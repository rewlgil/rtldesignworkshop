==> flow/design.v <==
module ref9(clk, reset, n, t, n_best, t_best);
  wire [3:0] _00_;
  wire [1:0] _01_;
  wire _02_;
  wire _03_;
  wire _04_;
  wire _05_;
  wire [7:0] _06_;
  wire [7:0] _07_;
  wire [7:0] _08_;
  wire [7:0] _09_;
  wire _10_;
  wire _11_;
  wire _12_;
  wire _13_;
  wire _14_;
  wire _15_;
  wire _16_;
  wire _17_;
  wire _18_;
  wire _19_;
  wire _20_;
  wire _21_;
  wire _22_;
  wire _23_;
  wire _24_;
  input clk;
  wire clk;
  input [1:0] n;
  wire [1:0] n;
  output [1:0] n_best;
  wire [1:0] n_best;
  reg [1:0] n_best_d1;
  input reset;
  wire reset;
  input [7:0] t;
  wire [7:0] t;
  output [7:0] t_best;
  wire [7:0] t_best;
  reg [7:0] t_best_d1;
  always @(posedge clk)
    if (reset) t_best_d1[0] <= #1 1'h1;
    else t_best_d1[0] <= #1 t_best[0];
  always @(posedge clk)
    if (reset) t_best_d1[1] <= #1 1'h1;
    else t_best_d1[1] <= #1 t_best[1];
  always @(posedge clk)
    if (reset) t_best_d1[2] <= #1 1'h1;
    else t_best_d1[2] <= #1 t_best[2];
  always @(posedge clk)
    if (reset) t_best_d1[3] <= #1 1'h1;
    else t_best_d1[3] <= #1 t_best[3];
  always @(posedge clk)
    if (reset) t_best_d1[4] <= #1 1'h1;
    else t_best_d1[4] <= #1 t_best[4];
  always @(posedge clk)
    if (reset) t_best_d1[5] <= #1 1'h1;
    else t_best_d1[5] <= #1 t_best[5];
  always @(posedge clk)
    if (reset) t_best_d1[6] <= #1 1'h1;
    else t_best_d1[6] <= #1 t_best[6];
  always @(posedge clk)
    if (reset) t_best_d1[7] <= #1 1'h1;
    else t_best_d1[7] <= #1 t_best[7];
  always @(posedge clk)
    if (reset) n_best_d1[0] <= #1 1'h0;
    else n_best_d1[0] <= #1 n_best[0];
  always @(posedge clk)
    if (reset) n_best_d1[1] <= #1 1'h0;
    else n_best_d1[1] <= #1 n_best[1];
  assign _00_[0] = _08_[0] & _08_[1];
  assign _01_[0] = _00_[0] & _00_[1];
  assign _12_ = _01_[0] & _01_[1];
  assign _04_ = _10_ | _12_;
  assign _02_ = n[0] | n[1];
  assign _03_ = ~_02_;
  assign _05_ = _03_ | _04_;
  assign t_best[0] = _05_ ? t_best_d1[0] : t[0];
  assign t_best[1] = _05_ ? t_best_d1[1] : t[1];
  assign t_best[2] = _05_ ? t_best_d1[2] : t[2];
  assign t_best[3] = _05_ ? t_best_d1[3] : t[3];
  assign t_best[4] = _05_ ? t_best_d1[4] : t[4];
  assign t_best[5] = _05_ ? t_best_d1[5] : t[5];
  assign t_best[6] = _05_ ? t_best_d1[6] : t[6];
  assign t_best[7] = _05_ ? t_best_d1[7] : t[7];
  assign n_best[0] = _05_ ? n_best_d1[0] : n[0];
  assign n_best[1] = _05_ ? n_best_d1[1] : n[1];
  assign _10_ = ~_13_;
  assign _11_ = ~_07_[7];
  assign _06_[0] = ~t_best_d1[0];
  assign _06_[1] = ~t_best_d1[1];
  assign _06_[2] = ~t_best_d1[2];
  assign _06_[3] = ~t_best_d1[3];
  assign _06_[4] = ~t_best_d1[4];
  assign _06_[5] = ~t_best_d1[5];
  assign _06_[6] = ~t_best_d1[6];
  assign _06_[7] = ~t_best_d1[7];
  assign _13_ = _11_ | _12_;
  assign _08_[0] = t[0] ^ _06_[0];
  assign _08_[1] = t[1] ^ _06_[1];
  assign _08_[2] = t[2] ^ _06_[2];
  assign _08_[3] = t[3] ^ _06_[3];
  assign _08_[4] = t[4] ^ _06_[4];
  assign _08_[5] = t[5] ^ _06_[5];
  assign _08_[6] = t[6] ^ _06_[6];
  assign _08_[7] = t[7] ^ _06_[7];
  assign _09_[0] = t[0] & _06_[0];
  assign _09_[1] = t[1] & _06_[1];
  assign _09_[2] = t[2] & _06_[2];
  assign _09_[3] = t[3] & _06_[3];
  assign _09_[4] = t[4] & _06_[4];
  assign _09_[5] = t[5] & _06_[5];
  assign _09_[6] = t[6] & _06_[6];
  assign _09_[7] = t[7] & _06_[7];
  assign _14_ = _08_[1] & _07_[0];
  assign _15_ = _08_[3] & _09_[2];
  assign _16_ = _08_[5] & _09_[4];
  assign _17_ = _08_[7] & _09_[6];
  assign _18_ = _00_[1] & _07_[1];
  assign _19_ = _00_[3] & _22_;
  assign _20_ = _01_[1] & _07_[3];
  assign _00_[1] = _08_[3] & _08_[2];
  assign _00_[2] = _08_[5] & _08_[4];
  assign _00_[3] = _08_[7] & _08_[6];
  assign _01_[1] = _00_[3] & _00_[2];
  assign _07_[0] = _09_[0] | _08_[0];
  assign _07_[1] = _09_[1] | _14_;
  assign _21_ = _09_[3] | _15_;
  assign _22_ = _09_[5] | _16_;
  assign _23_ = _09_[7] | _17_;
  assign _07_[3] = _21_ | _18_;
  assign _24_ = _23_ | _19_;
  assign _07_[7] = _24_ | _20_;
endmodule
**From RTL to reports: ref9**

What the tools print for ref9, step after step.
Lines are those of the file above, counted from 1.
Operators carry their Yosys type and port widths (W data, S select, Z words).
Cell names lack the library's common part.
A cell with n/a has no value.

- Top module: ref9
- Clock input: clk
- Library: sky130hd
- Library corner: tt_025C_1v80

**After elaboration**

Yosys after proc, flatten, opt, wreduce and memory -nomap, before mapping. Enables and synchronous resets that opt folds into registers are not counted as muxes. Memory bits, and registers merged into a memory's read port (data or address), are not among the register bits. Print and check cells are not counted. Equal cells are merged and count once.

- Input bits: 12
- Output and inout bits: 10
- Register bits: 10

- Bitwise operators: 53
- Mux-type cells: 10

Operator list:

| operator | number |
|---|---|
| $and A1 B1 Y1 | 22 |
| $or A1 B1 Y1 | 12 |
| $not A1 Y1 | 11 |
| $mux W1 | 10 |
| $xor A1 B1 Y1 | 8 |

**Longest topological paths**

Longest topological path by Yosys (ltp), each cell counted once; first at word level (registers and memories cut), then after technology mapping (sequential cells cut; the memories' decode and read muxes count).

- Depth after elaboration: 15
- ABC_AREA: 0
- Gate-level depth with buffers: 7

**Mapped cells and area**

The flow's flattened synthesis, as Yosys stat reports it; memories are mapped. The netlist is that of the ABC_AREA named above (0 if unset); the other value can give another one.
The area totals of this step are shown rounded.

- Flip-flops: 10
- Cell area after synthesis: 723 µm²
- Cell count: 83
- Buffer cells: 4

Cell types:

| cell type | number | area in all (µm²) |
|---|---|---|
| dfxtp_1 | 10 | 200.192 |
| mux2_1 | 10 | 112.608 |
| ha_1 | 8 | 100.096 |
| mux2i_1 | 10 | 100.096 |
| nor2_1 | 19 | 71.318 |
| inv_1 | 8 | 30.029 |
| nand2b_1 | 4 | 25.024 |
| buf_4 | 2 | 15.014 |
| a211oi_2 | 1 | 12.512 |
| nand2_1 | 3 | 11.261 |
| a211o_1 | 1 | 8.758 |
| a211oi_1 | 1 | 7.507 |
| clkbuf_1 | 2 | 7.507 |
| nor2b_1 | 1 | 6.256 |
| a21oi_1 | 1 | 5.005 |
| nor3_1 | 1 | 5.005 |
| o21ai_1 | 1 | 5.005 |

**Worst setup path after synthesis**

Source: OpenSTA report_checks on the synthesized netlist (no wires, ideal clock, input and output delay 20% of the period each), path of least setup slack; recovery checks are left aside. Register names are those of the netlist, which keeps one name where synthesis merged equal registers.

- Kind: in2out
- Start point: in t[2]
- End point: out (no name shown)
- Arrival: 2.257 ns
- Path delay: 1.401 ns
- Stages: 6
- Path slack: 1.167 ns
- Buffers on the path: 1
- External input delay: 0.856 ns
- Launch time at the first pin: 0.856 ns
- Output delay: 0.856 ns
- Clock period: 4.28 ns
- Synthesis period reached: 3.113 ns

"path delay" = arrival - input delay + setup time.
A path that ends at an output port has no setup time.
"stages": output pins that drive a net of the path, with the launching flip-flop's if there is one; two outputs of one cell count as two.
"synthesis period reached" = period - worst setup slack (recovery checks aside). The figure is calculated, with input and output delays left at 20% of the set period.
The rows between start and end are the longest chain of elaborated cells between them; the timing report does not say that the signal goes this way. Where chains are equally long, one stands for them.
Each line given opens the expression or statement behind the cell; cells for indexed reads and writes are added by Yosys, which also makes memories of some case tables.

- Path through: ha_1 a211oi_1 o21ai_1 a211oi_2 buf_4 mux2_1
- Length of the longest elaborated chain: 12

RTL lines, path post-synthesis:

| element | line | text |
|---|---|---|
| start, declared | 36 | `input [7:0] t;` |
| $and A1 B1 Y1 | 109 | `assign _09_[2] = t[2] & _06_[2];` |
| $and A1 B1 Y1 | 116 | `assign _15_ = _08_[3] & _09_[2];` |
| $or A1 B1 Y1 | 128 | `assign _21_ = _09_[3] \| _15_;` |
| $or A1 B1 Y1 | 131 | `assign _07_[3] = _21_ \| _18_;` |
| $and A1 B1 Y1 | 121 | `assign _20_ = _01_[1] & _07_[3];` |
| $or A1 B1 Y1 | 133 | `assign _07_[7] = _24_ \| _20_;` |
| $not A1 Y1 | 89 | `assign _11_ = ~_07_[7];` |
| $or A1 B1 Y1 | 98 | `assign _13_ = _11_ \| _12_;` |
| $not A1 Y1 | 88 | `assign _10_ = ~_13_;` |
| $or A1 B1 Y1 | 74 | `assign _04_ = _10_ \| _12_;` |
| $or A1 B1 Y1 | 77 | `assign _05_ = _03_ \| _04_;` |
| $mux W1 | 86 |  |
| end, declared | 31 |  |

**Path in the finished layout**

From the final timing report of record 1: the path of least setup slack in the routed layout; clock arrival at registers is part of the times.

- Kind: in2out
- Start point: in t[3]
- End point: out (no name shown)
- Clock period: 2.2 ns
- Launch time at the first pin: 0.44 ns
- Stages: 9
- Buffers on the path: 4
- Path slack: -0.49 ns
- External input delay: 0.44 ns
- Arrival: 2.25 ns
- Output delay: 0.44 ns

The rows between start and end are the longest chain of elaborated cells between them; the timing report does not say that the signal goes this way. Where chains are equally long, one stands for them.

- Path through: dlygate4sd2_1 ha_2 nor2_4 nor3_4 a211oi_4 buf_4 buf_6 mux2_4 buf_6
- Length of the longest elaborated chain: 12

RTL lines, path post-layout:

| element | line | text |
|---|---|---|
| start, declared | 36 | `input [7:0] t;` |
| $xor A1 B1 Y1 | 102 | `assign _08_[3] = t[3] ^ _06_[3];` |
| $and A1 B1 Y1 | 116 | `assign _15_ = _08_[3] & _09_[2];` |
| $or A1 B1 Y1 | 128 | `assign _21_ = _09_[3] \| _15_;` |
| $or A1 B1 Y1 | 131 | `assign _07_[3] = _21_ \| _18_;` |
| $and A1 B1 Y1 | 121 | `assign _20_ = _01_[1] & _07_[3];` |
| $or A1 B1 Y1 | 133 | `assign _07_[7] = _24_ \| _20_;` |
| $not A1 Y1 | 89 | `assign _11_ = ~_07_[7];` |
| $or A1 B1 Y1 | 98 | `assign _13_ = _11_ \| _12_;` |
| $not A1 Y1 | 88 | `assign _10_ = ~_13_;` |
| $or A1 B1 Y1 | 74 | `assign _04_ = _10_ \| _12_;` |
| $or A1 B1 Y1 | 77 | `assign _05_ = _03_ \| _04_;` |
| $mux W1 | 86 |  |
| end, declared | 31 |  |

Memo
Re: implementation data of ref9

Design ref9 on sky130hd. What follows are 2 stored runs of the flow, each under its own settings; their order means nothing. The constraints put input and output delay at 20% of the set period each and load the outputs with 0.01 pF.
"clock period reached": clock period set for the run, less the worst setup slack. It is reckoned from that one timing run; input and output delays stay at 20% of the period that was set.
"allowed time less slack (worst setup path)" means the part of the period allowed to the worst setup path (the constraints hold back 20% at inputs and 20% at outputs) less its slack; where the path has registers, the arrival times of their clocks count too.
By "total power of the final layout" is meant OpenSTA's value without simulated activity: inputs other than the clock are taken to toggle once in ten clock periods, and the tool carries that through the logic.
The measured numbers are rounded.

### Record 1

==> flow/run.sh <==
#!/bin/bash
# the make line also repeats the synthesis and layout settings of config.mk as NAME=value (left out here)
make -C /OpenROAD-flow-scripts/flow DESIGN_CONFIG=/design/flow/config.mk WORK_HOME=/design/flow/orfs CLKGATE_MAP_FILE= finish
==> flow/config.mk <==
export PLATFORM = sky130hd
export DESIGN_NAME = ref9
export DESIGN_NICKNAME = ref9
export VERILOG_FILES = /design/flow/design.v
export SDC_FILE = /design/flow/constraint.sdc
export NUM_CORES = 4
export LEC_CHECK = 0
export CAP_MARGIN = 25
export CELL_PAD_IN_SITES_GLOBAL_PLACEMENT = 0
export CORE_MARGIN = 5
export CORE_UTILIZATION = 41
export MAX_ROUTING_LAYER = met4
export SETUP_SLACK_MARGIN = 0.35
export SLEW_MARGIN = 20
export TNS_END_PERCENT = 60
==> flow/constraint.sdc <==
create_clock -name core_clock -period 2.2 [get_ports {clk}]
set_input_delay 0.4400 -clock core_clock [delete_from_list [all_inputs] [get_ports {clk}]]
set_output_delay 0.4400 -clock core_clock [all_outputs]
set_load 0.01 [all_outputs]

Results of record 1:
- Standard-cell area of the final layout: 1,460 µm²
- Netlist area reported by Yosys: 723 µm²
- Smallest setup slack: -0.488 ns
- Total die area: 2,700 µm²
- Total power of the final layout: 0.847 mW
- Sum of negative setup slack: -4.45 ns
- Worst hold slack in the final report: 0.484 ns
- Clock period reached: 2.688 ns
- Utilization in the final report: 85.7 %
- Allowed time less slack (worst setup path): 1.81 ns
- Worst setup path type: in2out

### Record 2

==> flow/run.sh <==
#!/bin/bash
# the make line also repeats the synthesis and layout settings of config.mk as NAME=value (left out here)
make -C /OpenROAD-flow-scripts/flow DESIGN_CONFIG=/design/flow/config.mk WORK_HOME=/design/flow/orfs CLKGATE_MAP_FILE= finish
==> flow/config.mk <==
export PLATFORM = sky130hd
export DESIGN_NAME = ref9
export DESIGN_NICKNAME = ref9
export VERILOG_FILES = /design/flow/design.v
export SDC_FILE = /design/flow/constraint.sdc
export NUM_CORES = 4
export LEC_CHECK = 0
export CAP_MARGIN = 20
export CORE_MARGIN = 2
export CORE_UTILIZATION = 40
export SLEW_MARGIN = 20
==> flow/constraint.sdc <==
create_clock -name core_clock -period 2.09 [get_ports {clk}]
set_input_delay 0.4180 -clock core_clock [delete_from_list [all_inputs] [get_ports {clk}]]
set_output_delay 0.4180 -clock core_clock [all_outputs]
set_load 0.01 [all_outputs]

Results of record 2:
- Standard-cell area of the final layout: 1,380 µm²
- Netlist area reported by Yosys: 723 µm²
- Smallest setup slack: -0.495 ns
- Total die area: 2,160 µm²
- Total power of the final layout: 0.820 mW
- Sum of negative setup slack: -4.66 ns
- Worst hold slack in the final report: 0.478 ns
- Clock period reached: 2.585 ns
- Utilization in the final report: 81.0 %
- Allowed time less slack (worst setup path): 1.75 ns
- Worst setup path type: in2out
